==> flow/design.v <==
`timescale 1ns/1ps
module pwm_controller (
    input wire clk,                     
    input wire reset,                   
    input wire [7:0] period,            
    input wire [7:0] prescaler,         
    input wire timer_enable,            
    input wire ch0_enable,              
    input wire [7:0] ch0_duty_cycle,    
    input wire ch1_enable,              
    input wire [7:0] ch1_duty_cycle,    
    input wire ch2_enable,              
    input wire [7:0] ch2_duty_cycle,    
    output wire pwm_out_0,              
    output wire pwm_out_1,              
    output wire pwm_out_2,              
    output wire period_complete,        
    output wire timer_overflow          
);
    wire [7:0] counter;                 
    timer_module timer_inst (
        .clk(clk),
        .reset(reset),
        .period(period),
        .prescaler(prescaler),
        .timer_enable(timer_enable),
        .counter(counter),
        .period_complete(period_complete),
        .timer_overflow(timer_overflow)
    );
    pwm_generator pwm_ch0 (
        .clk(clk),
        .reset(reset),
        .enable(ch0_enable),
        .duty_cycle(ch0_duty_cycle),
        .counter(counter),
        .pwm_out(pwm_out_0)
    );
    pwm_generator pwm_ch1 (
        .clk(clk),
        .reset(reset),
        .enable(ch1_enable),
        .duty_cycle(ch1_duty_cycle),
        .counter(counter),
        .pwm_out(pwm_out_1)
    );
    pwm_generator pwm_ch2 (
        .clk(clk),
        .reset(reset),
        .enable(ch2_enable),
        .duty_cycle(ch2_duty_cycle),
        .counter(counter),
        .pwm_out(pwm_out_2)
    );
endmodule
`timescale 1ns/1ps
module pwm_generator (
    input wire clk,               
    input wire reset,             
    input wire enable,            
    input wire [7:0] duty_cycle,  
    input wire [7:0] counter,     
    output reg pwm_out            
);
    reg [7:0] duty_reg;
    reg pwm_active;
    always @(posedge clk or posedge reset) begin
        if (reset) begin
            duty_reg <= 8'd0;
        end else if (enable) begin
            duty_reg <= duty_cycle;
        end
    end
    always @(posedge clk or posedge reset) begin
        if (reset) begin
            pwm_out <= 1'b0;
            pwm_active <= 1'b0;
        end else begin
            if (enable) begin
                pwm_active <= 1'b1;
                if (counter < duty_reg) begin
                    pwm_out <= 1'b1;
                end else begin
                    pwm_out <= 1'b0;
                end
            end else begin
                pwm_active <= 1'b0;
                pwm_out <= 1'b0;
            end
        end
    end
endmodule
`timescale 1ns/1ps
module timer_module (
    input wire clk,                     
    input wire reset,                   
    input wire [7:0] period,            
    input wire [7:0] prescaler,         
    input wire timer_enable,            
    output reg [7:0] counter,           
    output reg period_complete,         
    output reg timer_overflow           
);
    reg [7:0] prescaler_count;
    reg [7:0] period_reg;
    reg prescaler_tick;
    always @(posedge clk or posedge reset) begin
        if (reset) begin
            prescaler_count <= 8'd0;
            prescaler_tick <= 1'b0;
        end else if (timer_enable) begin
            if (prescaler_count >= prescaler) begin
                prescaler_count <= 8'd0;
                prescaler_tick <= 1'b1;
            end else begin
                prescaler_count <= prescaler_count + 8'd1;
                prescaler_tick <= 1'b0;
            end
        end else begin
            prescaler_count <= 8'd0;
            prescaler_tick <= 1'b0;
        end
    end
    always @(posedge clk or posedge reset) begin
        if (reset) begin
            period_reg <= 8'd255;   
        end else if (!timer_enable) begin
            period_reg <= period;
        end
    end
    always @(posedge clk or posedge reset) begin
        if (reset) begin
            counter <= 8'd0;
            period_complete <= 1'b0;
            timer_overflow <= 1'b0;
        end else if (timer_enable) begin
            if (prescaler_tick) begin
                if (counter >= period_reg) begin
                    counter <= 8'd0;
                    period_complete <= 1'b1;
                    timer_overflow <= 1'b0;
                end else begin
                    counter <= counter + 8'd1;
                    period_complete <= 1'b0;
                    if (counter == 8'd255) begin
                        timer_overflow <= 1'b1;
                    end else begin
                        timer_overflow <= 1'b0;
                    end
                end
            end else begin
                period_complete <= 1'b0;
                timer_overflow <= 1'b0;
            end
        end else begin
            counter <= 8'd0;
            period_complete <= 1'b0;
            timer_overflow <= 1'b0;
        end
    end
endmodule
---- Reports on pwm_controller ----
Tool output for the design above, in the order of the flow.
Lines are those of the file above, counted from 1.
Cell names lack the library's common part.
A cell with -- has no value.
inputs
  top module .............................. pwm_controller
  clock port .............................. clk
  cell library ............................ sky130hd
  timing corner ........................... tt_025C_1v80

---- After elaboration ----
Counts by Yosys on the flattened word-level netlist (proc, flatten, opt, wreduce; memories kept). Register bits leave out memories and registers merged into their read ports (data or address). Print and check cells are left out. Cells with the same type and inputs are merged into one.
cells by class
  add/sub/neg operators ................... 2
  order comparisons ....................... 5
  equality and inequality tests ........... 2
  mux-type cells .......................... 20
operators with widths
  cell                                                      count
  8-bit 2-to-1 mux                                          5
  8-bit less-than comparator                                3
  8-bit by 1-bit adder with 8-bit output with constant B    2
  8-bit greater-or-equal comparator                         2
  1-bit 2-to-1 mux                                          15
  8-bit == test with constant B                             1
  2-bit by 1-bit != test with 1-bit output with constant B  1
bit counts
  register bits after elaboration ......... 54
  input bits .............................. 46
  output and inout bits ................... 5
  elaborated cells ........................ 41

---- Logic depth ----
Longest topological path by Yosys (ltp), each cell counted once; first at word level (registers and memories cut), then after technology mapping (sequential cells cut; the memories' decode and read muxes count).
depth
  word-level depth ........................ 5
  ABC_AREA ................................ 0
  mapped depth ............................ 8
  gate-level depth less buffers ........... 7

---- Netlist ----
The flow's flattened synthesis, as Yosys stat reports it; memories are mapped. The netlist is that of the ABC_AREA named above (0 if unset); the other value can give another one.
The area totals of this step are shown rounded.
synthesis totals
  standard cells after synthesis .......... 314
  synthesis area .......................... 3,060 um2
  sequential part of the area ............. 1,360 um2
  mapped flip-flops ....................... 54
  buffer cells ............................ 8
cell types
  type      count  total area (um2)
  dfrtp_1   46     1.15E+03
  ha_1      39     487.968
  dfstp_2   8      210.202
  o21ai_0   35     175.168
  inv_1     40     150.144
  nand2_1   37     138.883
  mux2_2    11     123.869
  and3_1    9      56.304
  a21o_1    7      52.55
  nand3_1   9      45.043
  a21oi_1   8      40.038
  and4b_1   4      40.038
  nor3_1    7      35.034
  xor2_1    4      35.034
  nor2_1    9      33.782
  nand2b_1  5      31.28
  clkbuf_1  7      26.275
  a31oi_1   4      25.024
Other cell types: 16; their cells: 25.
By module: a second synthesis without flattening, with its own total; a netlist apart from the flattened one above.
second synthesis, totals
  cell total of the unflattened synthesis .. 312
  area (unflattened synthesis) ............ 3,160 um2
Each row is one instance without its submodules.
modules
  module          times used  cells  area (um2)  sequential area (um2)
  timer_module    1           156    1,670       686
  pwm_generator   3           52     497         225
  pwm_controller  1           0      0.0         0.0

---- Worst setup path after synthesis ----
Path of least setup slack by OpenSTA after synthesis, without wires, with an ideal clock, recovery checks aside; 20% of the period is set as input and as output delay. Where synthesis merged equal registers, the netlist keeps one of their names.
timing path post-synthesis
  path type ............................... register to register
  start point ............................. register timer_inst.period_reg[2]
  end point ............................... register timer_inst.counter[7]
  period .................................. 2.31 ns
  library setup time ...................... 0.080 ns
  time at the first pin ................... 0.000 ns
  arrival ................................. 1.950 ns
  required time ........................... 2.230 ns
  path slack .............................. 0.279 ns
  path delay .............................. 2.030 ns
  stages .................................. 8
  buffers on the path ..................... 0
  synthesis period reached ................ 2.031 ns
"path delay" is the arrival time less input delay plus setup time.
"stages": output pins that drive a net of the path, with the launching flip-flop's if there is one; two outputs of one cell count as two.
"synthesis period reached" = period - worst setup slack (recovery checks aside). The figure is calculated, with input and output delays left at 20% of the set period.
The rows between start and end are the longest chain of elaborated cells between them; the timing report does not say that the signal goes this way. Where chains are equally long, one stands for them.
Each line given opens the expression or statement behind the cell; cells for indexed reads and writes are added by Yosys, which also makes memories of some case tables.
At most two assigning lines are given for a register; there are more.
on the way, post-synthesis
  cell sequence ........................... dfstp_2 -> inv_1 -> ha_1 -> a211oi_2 -> o21ai_2 -> a211oi_4 -> or3b_1 -> o211ai_2
  cells in the longest elaborated chain ... 4
  elaborated cells on any way between the ends .. 4
  source lines of those cells ............. 3
  classes of those cells .................. compare: 1; mux: 3
ends and longest elaborated chain, post-synthesis
  item                               RTL line  RTL
  start: declaration                 105       reg [7:0] period_reg;
  start: assignment                  126       period_reg <= 8'd255;
  start: assignment                  128       period_reg <= period;
  8-bit greater-or-equal comparator  138       if (counter >= period_reg) begin
  8-bit 2-to-1 mux                   138
  8-bit 2-to-1 mux                   137       if (prescaler_tick) begin
  8-bit 2-to-1 mux                   136       end else if (timer_enable) begin
  end: assignment                    133       counter <= 8'd0;
  end: assignment                    143       counter <= counter + 8'd1;
  end: declaration                   100       output reg [7:0] counter,

---- Worst path after layout ----
Path of least setup slack in the final report of job 1 (OpenROAD, finished layout, wires in). Where an end is a register, its clock arrival counts in the times.
timing path post-layout
  path type ............................... register to register
  start point ............................. register timer_inst.period_reg[2]
  end point ............................... register timer_inst.counter[0]
  period .................................. 2.2 ns
  library setup time ...................... 0.08 ns
  time at the first pin ................... 0.30 ns
  arrival ................................. 2.27 ns
  required time ........................... 2.42 ns
  path slack .............................. 0.15 ns
  stages .................................. 9
  buffers on the path ..................... 1
The rows between start and end are the longest chain of elaborated cells between them; the timing report does not say that the signal goes this way. Where chains are equally long, one stands for them.
At most two assigning lines are given for a register; there are more.
on the way, post-layout
  cell sequence ........................... dfstp_2 -> inv_1 -> ha_1 -> a211oi_2 -> o21ai_2 -> a211oi_4 -> buf_6 -> nand2_1 -> o22ai_2
  cells in the longest elaborated chain ... 4
  elaborated cells on any way between the ends .. 4
  source lines of those cells ............. 3
  classes of those cells .................. compare: 1; mux: 3
ends and longest elaborated chain, post-layout
  item                               RTL line  RTL
  start: declaration                 105       reg [7:0] period_reg;
  start: assignment                  126       period_reg <= 8'd255;
  start: assignment                  128       period_reg <= period;
  8-bit greater-or-equal comparator  138       if (counter >= period_reg) begin
  8-bit 2-to-1 mux                   138
  8-bit 2-to-1 mux                   137       if (prescaler_tick) begin
  8-bit 2-to-1 mux                   136       end else if (timer_enable) begin
  end: assignment                    133       counter <= 8'd0;
  end: assignment                    143       counter <= counter + 8'd1;
  end: declaration                   100       output reg [7:0] counter,

Data sheet: physical implementation of pwm_controller

2 stored runs of pwm_controller in the flow (synthesis by Yosys, layout by OpenROAD, sky130hd cells), in arbitrary order. Constraints: input delay and output delay 20% of the set period each, output load 0.01 pF.
"reached clock period" means the clock period less the worst setup slack. The figure is calculated, with input and output delays left at 20% of the set period.
"time used up by the worst setup path" is the time allowed to the run's worst setup path (the clock period less input and output delay, where it has them) less its slack. Clock arrival times count: a late capture clock shortens it, a late launch clock lengthens it.
"total power of the final layout" is the tool's figure for a default switching activity; nothing was simulated.
Results are given in rounded form.

---- job 1 ----
settings
  period_ns = 2.2
  CORE_UTILIZATION = 33
  PLACE_DENSITY_LB_ADDON = 0.06
  HOLD_SLACK_MARGIN = -0.05
  CELL_PAD_IN_SITES_GLOBAL_PLACEMENT = 0
  TNS_END_PERCENT = 85
  GPL_ROUTABILITY_DRIVEN = 1
  CTS_CLUSTER_SIZE = 85
  MIN_ROUTING_LAYER = met2
  CAP_MARGIN = 20
  CORE_MARGIN = 2
  SLEW_MARGIN = 20
results
  chip area in the Yosys report ........... 3,060 um2
  die area ................................ 10,100 um2
  std-cell area (final layout) ............ 3,940 um2
  post-route utilization .................. 43.2 %
  worst slack on setup checks ............. 0.150 ns
  sum of negative setup slack ............. 0.000 ns
  total power of the final layout ......... 2,150 uW
  reached clock period .................... 2.050 ns
  time used up by the worst setup path .... 2.05 ns
  class of the worst setup path ........... register to register

---- job 2 ----
settings
  period_ns = 2.09
  CORE_UTILIZATION = 63
  SETUP_SLACK_MARGIN = 0.3
  ABC_AREA = 0
  GPL_ROUTABILITY_DRIVEN = 0
  CAP_MARGIN = 5
  MAX_ROUTING_LAYER = met4
  CORE_MARGIN = 2
  SLEW_MARGIN = 20
results
  chip area in the Yosys report ........... 3,060 um2
  die area ................................ 5,440 um2
  std-cell area (final layout) ............ 4,020 um2
  post-route utilization .................. 85.6 %
  worst slack on setup checks ............. 0.167 ns
  sum of negative setup slack ............. 0.000 ns
  total power of the final layout ......... 2,250 uW
  reached clock period .................... 1.923 ns
  time used up by the worst setup path .... 1.92 ns
  class of the worst setup path ........... register to register
